==> flow/design.v <==
module top(
	input wire 			clk_50mhz,
	output logic[7:0]	led_n
);
	initial led_n = 8'hff;
	logic[7:0] led = 0;
	logic[20:0] count = 0;
	always_ff @(posedge clk_50mhz) begin
		count	<= count + 1;
		if(count == 0)
			led <= led + 1;
		led_n	<= ~led;
	end
endmodule
# ---- Tool chain data of top
# What the tools print for top, step after step.
# Lines are those of the file above, counted from 1.
# Operators carry their Yosys type and port widths (W data, S select, Z words).
# A cell with -- has no value.
dict set report inputs {
  design {top}
  clk_port {clk_50mhz}
  cell_library {sky130hd}
  corner {tt_025C_1v80}
}

# ---- After elaboration
# Counts by Yosys on the flattened word-level netlist (proc, flatten, opt, wreduce; memories kept). Register bits leave out memories and registers merged into their read ports (data or address); mux counts leave out enables and synchronous resets folded into registers. Print and check cells are left out. Cells with the same type and inputs are merged into one.
dict set report classes {
  addsub 2
  bitwise 1
  reduce_logical 1
}
# op n
set ops {}
lappend ops {{$add A21 B1 Y21 const B} 1}
lappend ops {{$logic_not A21 Y1} 1}
lappend ops {{$add A8 B1 Y8 const B} 1}
lappend ops {{$not A8 Y8} 1}
dict set report word_totals {
  regBits 37
  inputBits 1
  word_cells 7
  output_inout_bits 8
}

# ---- Longest topological paths
# Longest topological path by Yosys (ltp), each cell counted once; first at word level (registers and memories cut), then after technology mapping (sequential cells cut; the memories' decode and read muxes count).
dict set report logic_depth {
  ltp_word 1
  abc_area 1
  ltp_mapped 8
  ltp_nobuf 8
}

# ---- After synthesis
# The flow's flattened synthesis, as Yosys stat reports it; memories are mapped. The netlist is that of the ABC_AREA named above (0 if unset); the other value can give another one.
# cell_type n area_total_um2
set by_type {}
lappend by_type {sky130_fd_sc_hd__dfxtp_1 29 580.557}
lappend by_type {sky130_fd_sc_hd__edfxtp_1 8 240.23}
lappend by_type {sky130_fd_sc_hd__nand2_1 39 146.39}
lappend by_type {sky130_fd_sc_hd__xor2_1 11 96.342}
lappend by_type {sky130_fd_sc_hd__nor2_1 21 78.826}
lappend by_type {sky130_fd_sc_hd__inv_1 18 67.565}
lappend by_type {sky130_fd_sc_hd__xnor2_1 7 61.309}
lappend by_type {sky130_fd_sc_hd__nand3_1 9 45.043}
lappend by_type {sky130_fd_sc_hd__ha_1 3 37.536}
lappend by_type {sky130_fd_sc_hd__nand3b_1 4 30.029}
lappend by_type {sky130_fd_sc_hd__nor2_4 2 22.522}
lappend by_type {sky130_fd_sc_hd__nand3_2 2 20.019}
lappend by_type {sky130_fd_sc_hd__nand2_2 3 18.768}
lappend by_type {sky130_fd_sc_hd__nor2_2 3 18.768}
lappend by_type {sky130_fd_sc_hd__nand4_1 2 12.512}
lappend by_type {sky130_fd_sc_hd__nor4_1 2 12.512}
lappend by_type {sky130_fd_sc_hd__nor3_1 2 10.01}
lappend by_type {sky130_fd_sc_hd__nor3_2 1 10.01}
# Other cell types: 2; their cells: 2.
dict set report synth_totals {
  ffs 37
  mapped_area_mm2 0.0015177
  stdcells 168
  seq_area_mm2 0.0008208
  n_buf 0
}

# ---- Worst setup path after synthesis
# OpenSTA on the mapped netlist: ideal clock, no wires. The path of least setup slack (recovery checks aside). Input and output delay are each 20% of the period. Register names are those of the netlist, which keeps one name where synthesis merged equal registers.
dict set report synth_timing {
  kind {register -> register}
  startpoint {reg count[7]}
  endpoint {reg led[0]}
  setup_time_ns 0.370
  t_first_pin_ns 0.000
  delay_ns 1.391
  t_required_ns 2.750
  setup_slack_ns 1.728
  t_arrival_ns 1.021
  n_path_buf 0
  tclk_ns 3.12
  stages 6
  synth_period_reached_ns 1.392
}
# "delay_ns" = arrival - input delay + setup time.
# "stages": output pins that drive a net of the path, with the launching flip-flop's if there is one; two outputs of one cell count as two.
# "synth_period_reached_ns" is the clock period less the worst setup slack; recovery checks do not enter. This is arithmetic on one report: input and output delays are still those of the set period (20% each).
# The rows between start and end are the longest chain of elaborated cells between them; the timing report does not say that the signal goes this way. Where chains are equally long, one stands for them.
# A line is the first line of the expression or statement that the cell stems from. Yosys adds cells for indexed reads and writes and turns some case tables into memories.
dict set report synth_via {
  path_cell_list {sky130_fd_sc_hd__dfxtp_1 > sky130_fd_sc_hd__nor2_1 > sky130_fd_sc_hd__nand2_1 > sky130_fd_sc_hd__nor2_1 > sky130_fd_sc_hd__nand4_1 > sky130_fd_sc_hd__nor2_1}
  elab_chain_cells 1
  cone_cells 1
  cone_lines 1
  cone_classes {reduce/logical (1)}
}
# element line
set synth_lines {}
lappend synth_lines {{start: declaration} 7} ;# logic[20:0] count = 0;
lappend synth_lines {{start: assignment} 9} ;# count <= count + 1;
lappend synth_lines {{$logic_not A21 Y1} 10} ;# if(count == 0)
lappend synth_lines {{end: assignment} 11} ;# led <= led + 1;
lappend synth_lines {{end: declaration} 6} ;# logic[7:0] led = 0;

# ---- Timing after layout
# From the final timing report of flow run A: the path of least setup slack in the routed layout; clock arrival at registers is part of the times.
dict set report layout_timing {
  kind {register -> register}
  startpoint {reg count[10]}
  endpoint {reg led[4]}
  stages 6
  t_arrival_ns 1.37
  t_required_ns 1.65
  t_first_pin_ns 0.28
  tclk_ns 1.67
  setup_slack_ns 0.28
  setup_time_ns 0.31
  n_path_buf 0
}
# The rows between start and end are the longest chain of elaborated cells between them; the timing report does not say that the signal goes this way. Where chains are equally long, one stands for them.
dict set report layout_via {
  path_cell_list {sky130_fd_sc_hd__dfxtp_4 > sky130_fd_sc_hd__nor2_1 > sky130_fd_sc_hd__nand2_1 > sky130_fd_sc_hd__nor2_1 > sky130_fd_sc_hd__nand4_1 > sky130_fd_sc_hd__nor2_4}
  elab_chain_cells 1
  cone_cells 1
  cone_lines 1
  cone_classes {reduce/logical (1)}
}
# element line
set layout_lines {}
lappend layout_lines {{start: declaration} 7} ;# logic[20:0] count = 0;
lappend layout_lines {{start: assignment} 9} ;# count <= count + 1;
lappend layout_lines {{$logic_not A21 Y1} 10} ;# if(count == 0)
lappend layout_lines {{end: assignment} 11} ;# led <= led + 1;
lappend layout_lines {{end: declaration} 6} ;# logic[7:0] led = 0;

# Measured results for top: 2 stored runs of the Yosys and OpenROAD flow on sky130hd. The settings differ; the order carries no meaning. The constraints put input and output delay at 20% of the set period each and load the outputs with 0.01 pF.
# "power.total_uw" is the tool's figure for a default switching activity; nothing was simulated.
run="flow run A" settings period_ns=1.67 CORE_UTILIZATION=36 SETUP_SLACK_MARGIN=0.29 PLACE_DENSITY_LB_ADDON=0.01 HOLD_SLACK_MARGIN=-0.02 CORE_ASPECT_RATIO=1.29 CORE_MARGIN=2 CELL_PAD_IN_SITES_GLOBAL_PLACEMENT=0 ABC_AREA=1 GPL_TIMING_DRIVEN=1 GPL_ROUTABILITY_DRIVEN=1 SLEW_MARGIN=5 MIN_ROUTING_LAYER="met2" MAX_ROUTING_LAYER="met4" CAP_MARGIN=20
run="flow run A" results worst_setup_slack_ns=0.277 ys_area_mm2=0.0015177 total_negative_slack_ns=0.000 design.die.area_mm2=0.0047553 hold_worst_slack_ns=0.447 finalCellArea_mm2=0.0018755 power.total_uw=1650
run="flow run B" settings period_ns=1.48 CORE_UTILIZATION=58 SETUP_SLACK_MARGIN=0.04 PLACE_DENSITY_LB_ADDON=0.14 HOLD_SLACK_MARGIN=0.13 GPL_ROUTABILITY_DRIVEN=0 SLEW_MARGIN=30 CAP_MARGIN=20 CORE_MARGIN=2
run="flow run B" results design.die.area_mm2=0.0028159 total_negative_slack_ns=0.000 hold_worst_slack_ns=0.426 finalCellArea_mm2=0.0016728 power.total_uw=1877 worst_setup_slack_ns=0.083 ys_area_mm2=0.0013963
